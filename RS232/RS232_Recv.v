==> flow/design.v <==
module RS232_Recv #(
    parameter P_CLK_FREQ  = 5000_0000,     
    parameter P_RS232_BPS = 115200         
)(
    input            I_Clk  ,
    input            I_Rst  ,
    input            I_Rxd  ,
    output reg [7:0] O_Data ,
    output reg       O_Done , 
    output           O_Begin
);
localparam P_BPS_Cnt = P_CLK_FREQ / P_RS232_BPS;
reg [7:0] R_Data;
reg       R_Rx_Flag;
reg [3:0] R_Rx_Cnt;
reg [15:0] R_Clk_Cnt;
reg       R_Rxd_D0;
reg       R_Rxd_D1;
wire      W_Start_Flag;
assign O_Begin = W_Start_Flag | R_Rx_Flag;
assign W_Start_Flag = (( R_Rxd_D0) && (!R_Rxd_D1)) ? 1'b1 : 1'b0;
always @(posedge I_Clk) begin
    if(I_Rst) begin
        R_Rxd_D0 <= 1'b1;
        R_Rxd_D1 <= 1'b1;
    end
    else begin
        R_Rxd_D0 <= R_Rxd_D1;
        R_Rxd_D1 <= I_Rxd;
    end
end
always @(posedge I_Clk) begin
    if(I_Rst) 
        R_Clk_Cnt <= 16'b0;
    else if(R_Rx_Flag) begin
        if(R_Clk_Cnt == P_BPS_Cnt - 1) 
            R_Clk_Cnt <= 16'b0;
        else
            R_Clk_Cnt <=R_Clk_Cnt + 1'b1;
    end
    else 
        R_Clk_Cnt <= 16'b0;
end
always @(posedge I_Clk) begin
    if(I_Rst) begin
        R_Rx_Flag <= 1'b0;
    end
    else begin
        if(W_Start_Flag)
            R_Rx_Flag <= 1'b1;
        else if((R_Rx_Cnt == 4'd9) && (R_Clk_Cnt == P_BPS_Cnt / 2))
            R_Rx_Flag <= 1'b0;
        else 
            R_Rx_Flag <= R_Rx_Flag;
    end
end
always @(posedge I_Clk) begin
    if(I_Rst) begin
        R_Rx_Cnt <= 4'd0;
    end
    else if(R_Rx_Flag) begin
        if(R_Clk_Cnt == P_BPS_Cnt - 1'b1)
            R_Rx_Cnt <= R_Rx_Cnt + 1'b1;
        else
            R_Rx_Cnt <= R_Rx_Cnt;
    end
    else
        R_Rx_Cnt <= 4'd0;
end
always @(posedge I_Clk) begin
    if(I_Rst) begin
        R_Data <= 8'd0;
    end
    else begin
        if(R_Rx_Flag) begin
            if(R_Clk_Cnt == P_BPS_Cnt /2) 
                R_Data[R_Rx_Cnt - 1'b1] = R_Rxd_D0;
        end
        else 
            R_Data <= R_Data;
    end
end
always @(posedge I_Clk) begin
    if(I_Rst) begin
        O_Data <= 8'd0;
        O_Done <= 1'd0;
    end
    else if(R_Rx_Cnt == 4'd9)begin
        O_Data <= R_Data;
        O_Done <= 1'b1;
    end
    else begin
        O_Data <= 8'd0;
        O_Done <= 1'b0;
    end
end
endmodule
# Step by step through the tools: RS232_Recv
# What the tools print for RS232_Recv, step after step.
# Line numbers count from 1 in the design file above.
# Operators: Yosys type, input widths -> output width; for muxes data width and select width s.
# A cell with -- has no value.
# setup
design	RS232_Recv
clk_port	I_Clk
cell_library	sky130hd
corner	tt_025C_1v80

# Word level
# Counts by Yosys on the flattened word-level netlist (proc, flatten, opt, wreduce; memories kept). Register bits leave out memories and registers merged into their read ports (data or address). Print and check cells are left out. Cells with the same type and inputs are merged into one.
# bits
regBits	40
elab_cells	35
output_inout_bits	10
in_bits	3
# op_classes
shift	2
equal	3
n_mux	4
reduce_and_logical	8
add_sub_neg	4
n_logic	6
# op_table
cell	n
$add 16x1->16 const B	1
$eq 16x8->1 const B	1
$eq 16x9->1 const B	1
$shift 1x5->8	1
$shift 1x5->8 const A	1
$and 8x8->8	1
$or 8x8->8	1
$not 8->8	1
$neg 4->5	1
$reduce_or 2->1	2
$add 4x1->4 const B	1
$sub 4x1->4 const B	1
$eq 4x4->1 const B	1
$mux 1	4
$reduce_or 3->1	1
$logic_and 1x1->1	2
$not 1->1	2
$reduce_and 2->1	1
$reduce_bool 2->1	1
$or 1x1->1	1
$logic_not 1->1	1

# Logic depth
# Depth = most cells in a row (Yosys ltp): at word level without a register or memory, in the mapped netlist without a sequential cell, where the memories' decode and read muxes count.
# depth
depth_word	6
ABC_AREA	0
mapped_depth	8
mapped_depth_nobuf	6

# Synthesis result
# Yosys stat after the flow's synthesis: flattened, memories mapped to cells. It holds for the ABC_AREA given above (unset counts as 0); a run with the other value may have another netlist.
# The area totals of this step are shown rounded.
# types
type	n	area_total_um2
sky130_fd_sc_hd__dfxtp_1	40	800.768
sky130_fd_sc_hd__xnor2_1	12	105.101
sky130_fd_sc_hd__ha_1	8	100.096
sky130_fd_sc_hd__nor2_1	22	82.579
sky130_fd_sc_hd__nand3_1	11	55.053
sky130_fd_sc_hd__a2111oi_0	6	52.55
sky130_fd_sc_hd__nand2b_1	8	50.048
sky130_fd_sc_hd__nand2_1	11	41.29
sky130_fd_sc_hd__a21oi_1	8	40.038
sky130_fd_sc_hd__and2_1	6	37.536
sky130_fd_sc_hd__inv_1	10	37.536
sky130_fd_sc_hd__nor4_1	5	31.28
sky130_fd_sc_hd__nor3_1	6	30.029
sky130_fd_sc_hd__o31ai_1	4	30.029
sky130_fd_sc_hd__and4_1	3	26.275
sky130_fd_sc_hd__o2111ai_1	3	26.275
sky130_fd_sc_hd__o32ai_1	3	26.275
sky130_fd_sc_hd__xor3_1	1	23.773
# Other cell types: 30; their cells: 48.
# mapped
sequential_area_um2	801
ff_cells	40
buf_cells	10
cell_count	215
mapped_area_um2	1960

# Worst setup path after synthesis
# OpenSTA on the mapped netlist: ideal clock, no wires. The path of least setup slack (recovery checks aside). Input and output delay are each 20% of the period. Register names are those of the netlist, which keeps one name where synthesis merged equal registers.
# synth_timing
kind	register to register
start	register R_Rx_Cnt[0]
end	register R_Data[4]
path_buffers	2
path_slack_ns	0.290
delay_ns	2.421
stages	9
setup_ns	0.072
t_arrival_ns	2.349
period_ns	2.71
launch_ns	0.000
required_ns	2.638
period_less_setup_slack_ns	2.42
# "delay_ns" = arrival - input delay + setup time.
# "stages": output pins that drive a net of the path, with the launching flip-flop's if there is one; two outputs of one cell count as two.
# "period_less_setup_slack_ns" = period - worst setup slack (recovery checks aside). The figure is calculated, with input and output delays left at 20% of the set period.
# The rows between start and end are the longest chain of elaborated cells between them; the timing report does not say that the signal goes this way. Where chains are equally long, one stands for them.
# A line is the first line of the expression or statement that the cell stems from. Yosys adds cells for indexed reads and writes and turns some case tables into memories.
# At most two assigning lines are given for a register; there are more.
# Where a signal picks the word or bit written, the line may be left out of the assigning lines.
# synth_via
cell_sequence	sky130_fd_sc_hd__dfxtp_1 sky130_fd_sc_hd__clkbuf_1 sky130_fd_sc_hd__inv_1 sky130_fd_sc_hd__ha_1 sky130_fd_sc_hd__buf_4 sky130_fd_sc_hd__xnor2_1 sky130_fd_sc_hd__a311o_1 sky130_fd_sc_hd__a2111oi_2 sky130_fd_sc_hd__mux2i_1
elab_chain_cells	6
cone_cells	7
lines_between	1
classes_between	add/sub: 2; shift: 2; logic: 3
# synth_rtl
element	line	source
start, declared	15	reg [3:0] R_Rx_Cnt;
start, assigned	63	R_Rx_Cnt <= R_Rx_Cnt + 1'b1;
start, assigned	65	R_Rx_Cnt <= R_Rx_Cnt;
$sub 4x1->4	77	R_Data[R_Rx_Cnt - 1'b1] = R_Rxd_D0;
$neg 4->5	77
$shift 1x5->8	77
$not 8->8	77
$and 8x8->8	77
$or 8x8->8	77
end, assigned	72	R_Data <= 8'd0;
end, assigned	80	R_Data <= R_Data;
end, declared	13	reg [7:0] R_Data;

# Timing after layout
# Path of least setup slack in the final report of run 1 (OpenROAD, finished layout, wires in). Where an end is a register, its clock arrival counts in the times.
# layout_timing
kind	register to register
start	register R_Rx_Cnt[1]
end	register R_Data[4]
path_buffers	0
launch_ns	0.30
path_slack_ns	0.40
t_arrival_ns	2.30
period_ns	2.48
setup_ns	0.07
stages	7
required_ns	2.70
# The rows between start and end are the longest chain of elaborated cells between them; the timing report does not say that the signal goes this way. Where chains are equally long, one stands for them.
# At most two assigning lines are given for a register; there are more.
# Where a signal picks the word or bit written, the line may be left out of the assigning lines.
# layout_via
cell_sequence	sky130_fd_sc_hd__dfxtp_2 sky130_fd_sc_hd__inv_1 sky130_fd_sc_hd__ha_2 sky130_fd_sc_hd__xnor2_2 sky130_fd_sc_hd__a311o_2 sky130_fd_sc_hd__a2111oi_2 sky130_fd_sc_hd__mux2i_1
elab_chain_cells	6
cone_cells	7
lines_between	1
classes_between	add/sub: 2; shift: 2; logic: 3
# layout_rtl
element	line	source
start, declared	15	reg [3:0] R_Rx_Cnt;
start, assigned	63	R_Rx_Cnt <= R_Rx_Cnt + 1'b1;
start, assigned	65	R_Rx_Cnt <= R_Rx_Cnt;
$sub 4x1->4	77	R_Data[R_Rx_Cnt - 1'b1] = R_Rxd_D0;
$neg 4->5	77
$shift 1x5->8	77
$not 8->8	77
$and 8x8->8	77
$or 8x8->8	77
end, assigned	72	R_Data <= 8'd0;
end, assigned	80	R_Data <= R_Data;
end, declared	13	reg [7:0] R_Data;

# Record of 2 stored runs of the RTL-to-layout flow on RS232_Recv, platform sky130hd. The runs are unordered. Constraints: input delay and output delay 20% of the set period each, output load 0.01 pF.
# "worstPathTime_ns" means the part of the period allowed to the worst setup path (the constraints hold back 20% at inputs and 20% at outputs) less its slack; where the path has registers, the arrival times of their clocks count too.
# By "total_power_mw" is meant OpenSTA's value without simulated activity: inputs other than the clock are taken to toggle once in ten clock periods, and the tool carries that through the logic.
# The measured numbers are rounded.
# Settings: -- = not set for that run.
item,run 1,run 2
period_ns,2.48,4.43
CORE_UTILIZATION,28,40
SETUP_SLACK_MARGIN,0.28,--
PLACE_DENSITY,0.64,--
HOLD_SLACK_MARGIN,-0.07,--
CAP_MARGIN,10,20
SLEW_MARGIN,35,20
CORE_MARGIN,2,2
final_setup_tns_ns,0.000,0.000
worstPathTime_ns,2.08,2.63
critical_path_type,register to register,register to register
final_die_area_um2,7680,5470
layout_utilization_frac,0.339,0.464
setup_worst_slack_ns,0.401,1.80
total_power_mw,1.14,0.613
yosys.chip_area_um2,1960,1960
