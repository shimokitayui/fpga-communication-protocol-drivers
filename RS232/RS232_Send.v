==> flow/design.v <==
module RS232_Send #(
    parameter P_CLK_FREQ  = 5000_0000,     
    parameter P_RS232_BPS = 115200         
)(
    input       I_Clk   ,
    input       I_Rst   ,
    input       I_En    ,
    input [7:0] I_Data  ,
    output reg  O_Txd   ,
    output      O_Busy  
);
parameter P_BPS_Cnt = P_CLK_FREQ / P_RS232_BPS;
reg [15:0] R_Clk_Cnt = 16'd0;
reg [7:0] R_Data = 8'd0;
reg [3:0] R_Tx_Cnt = 4'd0;
reg R_En_D0 = 1'b0;
reg R_En_D1 = 1'b0;
reg R_Tx_Flag = 1'b0;
reg R_Busy = 1'b0;
wire W_En_Flag;
reg [3:0] R_Tx_Cnt_D0 = 4'd0;
reg [3:0] R_Tx_Cnt_D1 = 4'd0;
assign W_En_Flag = (R_En_D0 & ~R_En_D1);
assign O_Busy = (R_Busy | I_En);
always @(posedge I_Clk) begin
    if(I_Rst) begin
        R_En_D0 <= 1'b0;
        R_En_D1 <= 1'b0;
    end
    else begin
        R_En_D0 <= I_En;
        R_En_D1 <= R_En_D0;
    end
end
always @(posedge I_Clk) begin
    if(I_Rst) 
        R_Busy <= 1'b0;
    else if(I_En) 
        R_Busy <= 1'b1;
    else if((R_Tx_Cnt == 4'd9 && (R_Clk_Cnt == P_BPS_Cnt * 15/ 16))) 
        R_Busy <= 1'b0;
    else
        R_Busy <= R_Busy;
end
always @(posedge I_Clk) begin
    if(I_Rst) begin
        R_Tx_Flag <= 1'b0;
        R_Data <= 8'd0;
    end
    else if(W_En_Flag) begin
        R_Tx_Flag <= 1'b1;
        R_Data <= I_Data;
    end
    else if((R_Tx_Cnt == 4'd9 && (R_Clk_Cnt == P_BPS_Cnt * 15/ 16))) begin
        R_Tx_Flag <= 1'b0;
        R_Data <= 8'd0;
    end
    else begin
        R_Tx_Flag <= R_Tx_Flag;
        R_Data <= R_Data;
    end
end
always @(posedge I_Clk) begin
    if(I_Rst)
        R_Clk_Cnt <= 16'd0;
    else if(R_Tx_Flag) begin
        if(R_Clk_Cnt < P_BPS_Cnt - 1) 
            R_Clk_Cnt <= R_Clk_Cnt + 1'b1;
        else
            R_Clk_Cnt <= 16'd0;
    end
    else 
        R_Clk_Cnt <= 16'd0;
end
always @(posedge I_Clk) begin
    if(I_Rst)
        R_Tx_Cnt <= 4'd0;
    else if(R_Tx_Flag) begin
        if(R_Clk_Cnt == P_BPS_Cnt - 1)
            R_Tx_Cnt <= R_Tx_Cnt + 1'b1;
        else
            R_Tx_Cnt <= R_Tx_Cnt;
    end
    else
        R_Tx_Cnt <= 4'd0;
end
always @(posedge I_Clk) begin
    if(I_Rst)
        O_Txd <= 1'b1;
    else if(R_Tx_Flag)begin
        case(R_Tx_Cnt)
        4'd0 : O_Txd <= 1'b0;
        4'd1 : O_Txd <= R_Data[0];
        4'd2 : O_Txd <= R_Data[1];
        4'd3 : O_Txd <= R_Data[2];
        4'd4 : O_Txd <= R_Data[3];
        4'd5 : O_Txd <= R_Data[4];
        4'd6 : O_Txd <= R_Data[5];
        4'd7 : O_Txd <= R_Data[6];
        4'd8 : O_Txd <= R_Data[7];
        4'd9 : O_Txd <= 1'b1;
        default:;
        endcase
    end
    else 
        O_Txd <= 1'b1;
end
endmodule
* From RTL to reports: RS232_Send
Tool output for the design above, in the order of the flow.
Lines are those of the file above, counted from 1.
Cell names lack the library's common part.
A cell with - has no value.
- Top :: RS232_Send
- Clock port :: I_Clk
- Library :: sky130hd
- Library corner :: tt_025C_1v80

* Elaborated design
Yosys after proc, flatten, opt, wreduce and memory -nomap, before mapping. Memory bits, and registers merged into a memory's read port (data or address), are not among the register bits. Print and check cells are not counted. Equal cells are merged and count once.
- $add $sub $neg :: 2
- Equal/unequal tests :: 11
- Magnitude comparators :: 1
- Reductions and logical operators :: 7
- Bitwise gates (word level) :: 5
- Mux-type cells :: 6
** Operators by type and width (number)
- 16-bit by 9-bit equality test with 1-bit output (second input constant) :: 2
- 16-bit by 1-bit adder with 16-bit output (second input constant) :: 1
- 16-bit by 9-bit less-than comparator with 1-bit output (second input constant) :: 1
- 4-bit by 3-bit equality test with 1-bit output (second input constant) :: 4
- 8-bit two-way mux :: 2
- 10-bit nonzero test :: 1
- 1-bit parallel mux with 10-bit select :: 1
- 4-bit by 2-bit equality test with 1-bit output (second input constant) :: 2
- 4-bit equality test (second input constant) :: 2
- 2-bit nonzero test :: 2
- 4-bit by 1-bit adder with 4-bit output (second input constant) :: 1
- 4-bit by 1-bit equality test with 1-bit output (second input constant) :: 1
- 4-bit zero test :: 1
- 1-bit inverter :: 3
- 3-bit OR reduction :: 1
- 1-bit two-way mux :: 3
- 2-bit OR reduction :: 1
- 1-bit AND :: 1
- 1-bit OR :: 1
- 1-bit logical AND :: 1
- Cells after elaboration :: 40
- Flip-flop bits (word level) :: 33

* Longest topological paths
Depth = most cells in a row (Yosys ltp): at word level without a register or memory, in the mapped netlist without a sequential cell, where the memories' decode and read muxes count.
- Depth in word-level cells :: 4
- ABC_AREA :: 0
- Mapped depth :: 7
- Depth with buffers taken out :: 6

* Mapped cells and area
Yosys stat after the flow's synthesis: flattened, memories mapped to cells. It holds for the ABC_AREA given above (unset counts as 0); a run with the other value may have another netlist.
- Sequential area :: 660.6 µm²
- Standard cells after synthesis :: 145
- Mapped area :: 1420.1 µm²
- Flip-flop cells :: 33
** Cell types
- dfxtp_1 :: number 33, area in all 660.634 µm²
- ha_1 :: number 8, area in all 100.096 µm²
- o32ai_1 :: number 8, area in all 70.067 µm²
- nand3b_1 :: number 8, area in all 60.058 µm²
- inv_1 :: number 14, area in all 52.55 µm²
- xor2_1 :: number 6, area in all 52.55 µm²
- nor2_1 :: number 12, area in all 45.043 µm²
- mux2i_1 :: number 3, area in all 30.029 µm²
- nand3_1 :: number 4, area in all 20.019 µm²
- nand2_1 :: number 5, area in all 18.768 µm²
- nand2b_1 :: number 3, area in all 18.768 µm²
- nand4_1 :: number 3, area in all 18.768 µm²
- nor2b_1 :: number 3, area in all 18.768 µm²
- xnor2_1 :: number 2, area in all 17.517 µm²
- a22oi_1 :: number 2, area in all 15.014 µm²
- clkbuf_1 :: number 4, area in all 15.014 µm²
- o211ai_1 :: number 2, area in all 15.014 µm²
- or4_1 :: number 2, area in all 15.014 µm²
Other cell types: 21; their cells: 23.

* Timing after synthesis
OpenSTA on the mapped netlist: ideal clock, no wires. The path of least setup slack (recovery checks aside). Input and output delay are each 20% of the period. Register names are those of the netlist, which keeps one name where synthesis merged equal registers.
- Kind :: reg2reg
- Start :: register R_Clk_Cnt[0]
- End :: register R_Clk_Cnt[2]
- Arrival :: 1.627 ns
- Period :: 2.85 ns
- Setup slack :: 1.159 ns
- Driving pins on the path :: 8
- Delay of the path :: 1.691 ns
- Launch time at the first pin :: 0.000 ns
- Synthesis period reached :: 1.691 ns
"delay of the path" = arrival - input delay + setup time.
"driving pins on the path" counts driving pins, that of a launching flip-flop among them; a cell with two outputs on the path counts twice.
"synthesis period reached" = period - worst setup slack (recovery checks aside). The figure is calculated, with input and output delays left at 20% of the set period.
The rows between start and end are the longest chain of elaborated cells between them; the timing report does not say that the signal goes this way. Where chains are equally long, one stands for them.
Each line given opens the expression or statement behind the cell; cells for indexed reads and writes are added by Yosys, which also makes memories of some case tables.
A register here has more assigning lines than the two given.
- Cell sequence :: dfxtp_1 inv_1 ha_1 or3b_1 a31o_1 a311o_1 buf_6 nor2_1
- Cells in the longest elaborated chain :: 3
- Elaborated cells on any way between the ends :: 4
- RTL lines with such cells :: 2
** RTL lines, path post-synthesis
- from (decl) :: RTL line 13 : reg [15:0] R_Clk_Cnt = 16'd0;
- from (assign) :: RTL line 65 : R_Clk_Cnt <= 16'd0;
- from (assign) :: RTL line 68 : R_Clk_Cnt <= R_Clk_Cnt + 1'b1;
- 16-bit by 9-bit less-than comparator with 1-bit output :: RTL line 67 : if(R_Clk_Cnt < P_BPS_Cnt - 1)
- 1-bit inverter
- 3-bit OR reduction
- to (assign) :: RTL line 65
- to (assign) :: RTL line 68
- to (decl) :: RTL line 13

* Timing after layout
Path of least setup slack in the final report of record 1 (OpenROAD, finished layout, wires in). Where an end is a register, its clock arrival counts in the times.
- Kind :: in2out
- Start :: input I_En
- End :: output O_Busy
- Setup slack :: 0.56 ns
- Input delay :: 0.57 ns
- Launch time at the first pin :: 0.57 ns
- Output delay :: 0.57 ns
- Arrival :: 1.73 ns
- Period :: 2.86 ns
- Driving pins on the path :: 3
The rows between start and end are the longest chain of elaborated cells between them; the timing report does not say that the signal goes this way. Where chains are equally long, one stands for them.
- Cell sequence :: clkdlybuf4s50_1 or2_2 clkdlybuf4s50_1
- Cells in the longest elaborated chain :: 1
- Elaborated cells on any way between the ends :: 1
- RTL lines with such cells :: 1
** RTL lines, path post-layout
- from (decl) :: RTL line 7 : input       I_En    ,
- 1-bit OR :: RTL line 24 : assign O_Busy = (R_Busy | I_En);
- to (decl) :: RTL line 10 : output      O_Busy

Wiki page: RS232_Send / flow data

Settings and measured results of 2 stored flow runs for module RS232_Send (sky130hd), not sorted in any way. The constraints put input and output delay at 20% of the set period each and load the outputs with 0.01 pF.
"time of the worst setup path" is the time allowed to the run's worst setup path (the clock period less input and output delay, where it has them) less its slack. Clock arrival times count: a late capture clock shortens it, a late launch clock lengthens it.
"power" rests on the timing tool's default activity at the inputs, not on a simulated workload.

* Record 1
** Files
==> flow/run.sh <==
#!/bin/bash
# the make line also repeats the synthesis and layout settings of config.mk as NAME=value (left out here)
make -C /OpenROAD-flow-scripts/flow DESIGN_CONFIG=/design/flow/config.mk WORK_HOME=/design/flow/orfs CLKGATE_MAP_FILE= finish
==> flow/config.mk <==
export PLATFORM = sky130hd
export DESIGN_NAME = RS232_Send
export DESIGN_NICKNAME = RS232_Send
export VERILOG_FILES = /design/flow/design.v
export SDC_FILE = /design/flow/constraint.sdc
export NUM_CORES = 4
export LEC_CHECK = 0
export CAP_MARGIN = 20
export CORE_ASPECT_RATIO = 0.97
export CORE_MARGIN = 2
export CORE_UTILIZATION = 66
export CTS_CLUSTER_SIZE = 25
export GPL_ROUTABILITY_DRIVEN = 1
export MIN_ROUTING_LAYER = met1
export PLACE_DENSITY = 0.54
export SLEW_MARGIN = 20
==> flow/constraint.sdc <==
create_clock -name core_clock -period 2.86 [get_ports {I_Clk}]
set_input_delay 0.5720 -clock core_clock [delete_from_list [all_inputs] [get_ports {I_Clk}]]
set_output_delay 0.5720 -clock core_clock [all_outputs]
set_load 0.01 [all_outputs]
** Results
- Netlist area reported by Yosys :: 1420.1 µm²
- Die footprint :: 2538.9 µm²
- Area of the standard cells in the finished layout :: 1647.8 µm²
- Worst setup slack after layout :: 0.559 ns
- Power :: 0.0008212 W
- Time of the worst setup path :: 1.16 ns
- Class of the worst setup path :: in2out

* Record 2
** Files
==> flow/run.sh <==
#!/bin/bash
# the make line also repeats the synthesis and layout settings of config.mk as NAME=value (left out here)
make -C /OpenROAD-flow-scripts/flow DESIGN_CONFIG=/design/flow/config.mk WORK_HOME=/design/flow/orfs CLKGATE_MAP_FILE= finish
==> flow/config.mk <==
export PLATFORM = sky130hd
export DESIGN_NAME = RS232_Send
export DESIGN_NICKNAME = RS232_Send
export VERILOG_FILES = /design/flow/design.v
export SDC_FILE = /design/flow/constraint.sdc
export NUM_CORES = 4
export LEC_CHECK = 0
export CAP_MARGIN = 15
export CELL_PAD_IN_SITES_DETAIL_PLACEMENT = 1
export CORE_MARGIN = 2
export CORE_UTILIZATION = 30
export GPL_TIMING_DRIVEN = 0
export HOLD_SLACK_MARGIN = 0.2
export PLACE_DENSITY_LB_ADDON = 0.13
export SLEW_MARGIN = 20
export TNS_END_PERCENT = 70
==> flow/constraint.sdc <==
create_clock -name core_clock -period 3.02 [get_ports {I_Clk}]
set_input_delay 0.6040 -clock core_clock [delete_from_list [all_inputs] [get_ports {I_Clk}]]
set_output_delay 0.6040 -clock core_clock [all_outputs]
set_load 0.01 [all_outputs]
** Results
- Netlist area reported by Yosys :: 1420.1 µm²
- Die footprint :: 5299.8 µm²
- Area of the standard cells in the finished layout :: 1746.7 µm²
- Worst setup slack after layout :: 0.643 ns
- Power :: 0.0009286 W
- Time of the worst setup path :: 1.17 ns
- Class of the worst setup path :: in2out
